==> flow/design.v <==
module rle (
	clk, 		
	nreset, 	
	start,
	message_addr,	
	message_size, 	
	rle_addr, 	
	rle_size, 	
	done, 		
	port_A_clk,
        port_A_data_in,
        port_A_data_out,
        port_A_addr,
        port_A_we
	);
input	clk;
input	nreset;
input	start;
input 	[31:0] message_addr;
input	[31:0] message_size;
input	[31:0] rle_addr;
input   [31:0] port_A_data_out;
output  [31:0] port_A_data_in;
output  [15:0] port_A_addr;
output  port_A_clk;
output  port_A_we;
output	[31:0] rle_size;
output	done;  
parameter IDLE = 2'b00, CALCULATE = 2'b01, PRECALC = 2'b10, FINISH = 2'b11;
reg [7:0] byte_read;		 
reg [7:0] similar_byte_count;  	 
reg [1:0] STATE;		 
reg [31:0] write_address_var;  	 
reg [31:0] read_address_var;	 
reg [31:0] write_buff, newData;  
reg [7:0] rle_counter;
reg [7:0] byte_written;
reg [1:0] byte_tracker;
reg lsb_half;			 
reg write, read;		 
reg doneFlag;
reg [2:0] shift_count;		 
wire [31:0] read_count;		 
wire [31:0] write_count;	 
wire [7:0] update_rle_counter;
wire [2:0] update_shift_count;
wire [7:0] update_similar_byte_count;
wire [7:0] update_byte_written;
wire [1:0] update_byte_tracker;
wire shift_count_compare;
wire similar_byte_compare;
wire byte_tracker_compare;
wire reach_msg_size;
assign read_count = read_address_var + 4;
assign write_count = write_address_var + 4;
assign update_rle_counter = rle_counter + 1;
assign update_shift_count = shift_count + 1;
assign update_similar_byte_count = similar_byte_count + 1;
assign update_byte_written = byte_written + 2;
assign update_byte_tracker = byte_tracker + 1;
assign shift_count_compare = (shift_count == 4);
assign similar_byte_compare = (similar_byte_count == 0);
assign byte_tracker_compare = (byte_tracker == 2);
assign reach_msg_size = (rle_counter == message_size);
assign port_A_clk = clk;	 
assign port_A_addr = (write) ? write_address_var : read_address_var;
assign port_A_we = write;
assign port_A_data_in = write_buff;
assign rle_size = byte_written;
assign done = (doneFlag && STATE == IDLE);
always @ (posedge clk or negedge nreset)
begin
	if(!nreset)
	begin
		STATE <= IDLE;
		byte_read <= 8'b0;
		shift_count <= 3'b0;
		similar_byte_count <= 8'b0;
		write <= 1'b0;
		write_address_var <= 32'b0;
		read_address_var <= 32'b0;
		byte_written <= 8'b0;
		rle_counter <= 8'b0;
		write_buff <= 32'b0;
		lsb_half <= 1'b1;
		read <= 1'b0;
		doneFlag <= 1'b0;
		byte_tracker <= 2'b0;
	end
	else
		case(STATE)
			IDLE:
				if(start)
				begin
					write <= 1'b0;
					read_address_var <= message_addr;
					write_address_var <= rle_addr;
					shift_count <= 3'b0;
					byte_written <= 8'b0;
					rle_counter <= 8'b0;
					byte_read <= 8'b0;
					similar_byte_count <= 8'b0;
					write_buff <= 32'b0;
					lsb_half <= 1'b1;
					read <= 1'b0;
					doneFlag <= 1'b0;
					byte_tracker <= 2'b0;
					STATE <= PRECALC;
				end
			PRECALC: 	begin
				 	read_address_var <= read_count;
					read <= 1'b1;
					STATE <= CALCULATE;
					end
			CALCULATE:	begin
					if(read)
					begin
						read <= 1'b0;
						write <= 1'b0;
						newData <= port_A_data_out;
						STATE <= CALCULATE;
					end
					else 
					begin
						read <= 1'b0;
						STATE <= CALCULATE;
						if(shift_count_compare)
						begin
							shift_count <= 0;
							STATE <= PRECALC;
						end
						if(!write && shift_count != 4)
						begin
							if(similar_byte_compare || byte_read == newData[7:0])
							begin
								byte_read <= newData[7:0]; 
								newData <= newData >> 8;
								rle_counter <= update_rle_counter;
								shift_count <= update_shift_count;
								similar_byte_count <= update_similar_byte_count;
							end
							else
							begin
								write <= 1'b1;
								read <= 1'b0;
							end	
						end  
						else if(write)
						begin
							if(byte_tracker_compare)
							begin
								write <= 1'b0;
								byte_tracker <= 0;
								lsb_half <= 1'b1;
								write_address_var <= write_count;
							end
							else
							begin
								byte_written <= update_byte_written;
								byte_tracker <= update_byte_tracker;
								similar_byte_count <= 8'b0;
								write <= 1'b0;
								if(lsb_half || (lsb_half && reach_msg_size))
								begin
									write_buff [31:0] <= {16'b0, byte_read, similar_byte_count};
									lsb_half <= 1'b0;
								end
								else
								begin
									write_buff [31:16] <= {byte_read, similar_byte_count};
									lsb_half <= 1'b1;
								end
								if(reach_msg_size)
								begin
									STATE <= FINISH;
									write <= 1'b1;
								end
							end
						end
					end  
					end
			FINISH: begin			
					write_address_var <= write_count;	
					doneFlag <= 1'b1;
					write <= 1'b0;
					STATE <= IDLE;
				end
		endcase
end
endmodule
Tool chain data of rle
The steps from the RTL of rle to its reports follow in flow order.
Line numbers count from 1 in the design file above.
Operators carry their Yosys type and port widths (W data, S select, Z words).
Library cell names are shortened.
Not given: --
Set-up
  top: rle
  clock port: clk
  cell library: sky130hd
  timing corner: tt_025C_1v80

After elaboration
Source: Yosys, flattened and elaborated, memories not mapped. Widths are those after wreduce. Registers that Yosys merges into a memory's read port (data or address) are not register bits. Print and check cells do not count. Equal cells are merged and count once.
Word-level totals
  register bits: 171
  elaborated cells: 155
  output and inout bits: 83
  input bits: 131
Cells by class
  muxes and demuxes: 82
  reduce/logical cells: 29
  eq/ne operators: 21
  add/subtract/negate cells: 7
Operator list (count)
  $mux W32: 9
  $mux W16: 12
  $mux W8: 16
  $pmux W32 S3: 1
  $add A32 B3 Y32 const B: 2
  $pmux W32 S2: 1
  $pmux W16 S2: 2
  $pmux W8 S2: 4
  $eq A8 B32 Y1: 1
  $mux W2: 12
  $ne A2 B2 Y1 const B: 9
  $reduce_and A6 Y1: 3
  $add A8 B1 Y8 const B: 2
  $mux W3: 5
  $mux W1: 13
  $ne A3 B3 Y1 const B: 4
  $reduce_bool A2 Y1: 5
  $reduce_and A5 Y1: 2
  $reduce_and A2 Y1: 4
  $add A8 B2 Y8 const B: 1
  $eq A8 B8 Y1: 1
  $logic_not A8 Y1: 1
  $pmux W2 S4: 1
  $reduce_and A7 Y1: 1
  $eq A2 B2 Y1 const B: 3
  $reduce_and A3 Y1: 2
  $reduce_bool A3 Y1: 2
  $pmux W3 S2: 1
Other operator kinds: 14; their cells: 19.

Logic depth
Yosys ltp: most cells in a row. Word level: on the elaborated netlist, between registers, memories and ports. Mapped: between sequential cells and ports; inverters and the memories' decode and read muxes count.
Depth
  word-level depth: 9
  ABC_AREA: 0
  mapped depth: 9
  gate-level depth less buffers: 7

Netlist
Yosys stat after the flow's synthesis: flattened, memories mapped to cells. It holds for the ABC_AREA given above (unset counts as 0); a run with the other value may have another netlist.
The area totals of this step are shown rounded.
Cell types
  dfrtp_1: count 106, total area 2.65E+03 µm²
  edfxtp_1: count 32, total area 960.922 µm²
  mux2_2: count 45, total area 506.736 µm²
  nand2_1: count 83, total area 311.549 µm²
  o21ai_0: count 51, total area 255.245 µm²
  a21oi_1: count 43, total area 215.206 µm²
  buf_4: count 27, total area 202.694 µm²
  nand4_1: count 26, total area 162.656 µm²
  a22o_1: count 16, total area 140.134 µm²
  nor2_1: count 35, total area 131.376 µm²
  mux2i_1: count 12, total area 120.115 µm²
  clkbuf_1: count 31, total area 116.362 µm²
  xor2_1: count 13, total area 113.859 µm²
  and3_1: count 18, total area 112.608 µm²
  nand3_1: count 21, total area 105.101 µm²
  ha_1: count 8, total area 100.096 µm²
  a21o_1: count 13, total area 97.594 µm²
  and2_1: count 15, total area 93.84 µm²
Not listed: further types 45, cells in them 141.
Mapped netlist
  standard cells after synthesis: 736
  flip-flop cells: 140
  buffers: 65
  sequential part of the area: 3700 µm²
  mapped area: 7400 µm²

Add stored flow runs of rle

Module rle, platform sky130hd: 2 stored runs of the flow (Yosys, OpenROAD) with differing settings, in no particular order. Input and output delays are each 20% of the period that was set; the output load is 0.01 pF.
"total power of the final layout": no workload was simulated; the value follows from the tool's default switching activity.
Measured values are rounded.

==> stored run 1: settings <==
{ "period_ns": 4.49, "CORE_UTILIZATION": 71, "SETUP_SLACK_MARGIN": 1.2, "PLACE_DENSITY": 0.57, "CORE_ASPECT_RATIO": 1.64, "CELL_PAD_IN_SITES_GLOBAL_PLACEMENT": 1, "SLEW_MARGIN": 20, "MAX_ROUTING_LAYER": "met5", "CAP_MARGIN": 20, "CORE_MARGIN": 2 }
==> stored run 1: results <==
stopped before the end: placement reported GPL-0301

==> stored run 2: settings <==
{ "period_ns": 4.26, "CORE_UTILIZATION": 53, "SETUP_SLACK_MARGIN": 0.58, "PLACE_DENSITY_LB_ADDON": 0.13, "CELL_PAD_IN_SITES_DETAIL_PLACEMENT": 0, "ABC_AREA": 0, "GPL_TIMING_DRIVEN": 1, "CTS_CLUSTER_DIAMETER": 230, "CAP_MARGIN": 20, "CORE_MARGIN": 2, "SLEW_MARGIN": 20 }
==> stored run 2: results <==
netlist area reported by Yosys: 7400 µm²
full die area: 15000 µm²
standard-cell area after routing: 9700 µm²
utilization after routing: 70%
worst setup slack after layout: 0.76 ns
final setup TNS: 0.000 ns
total power of the final layout: 0.0032 W
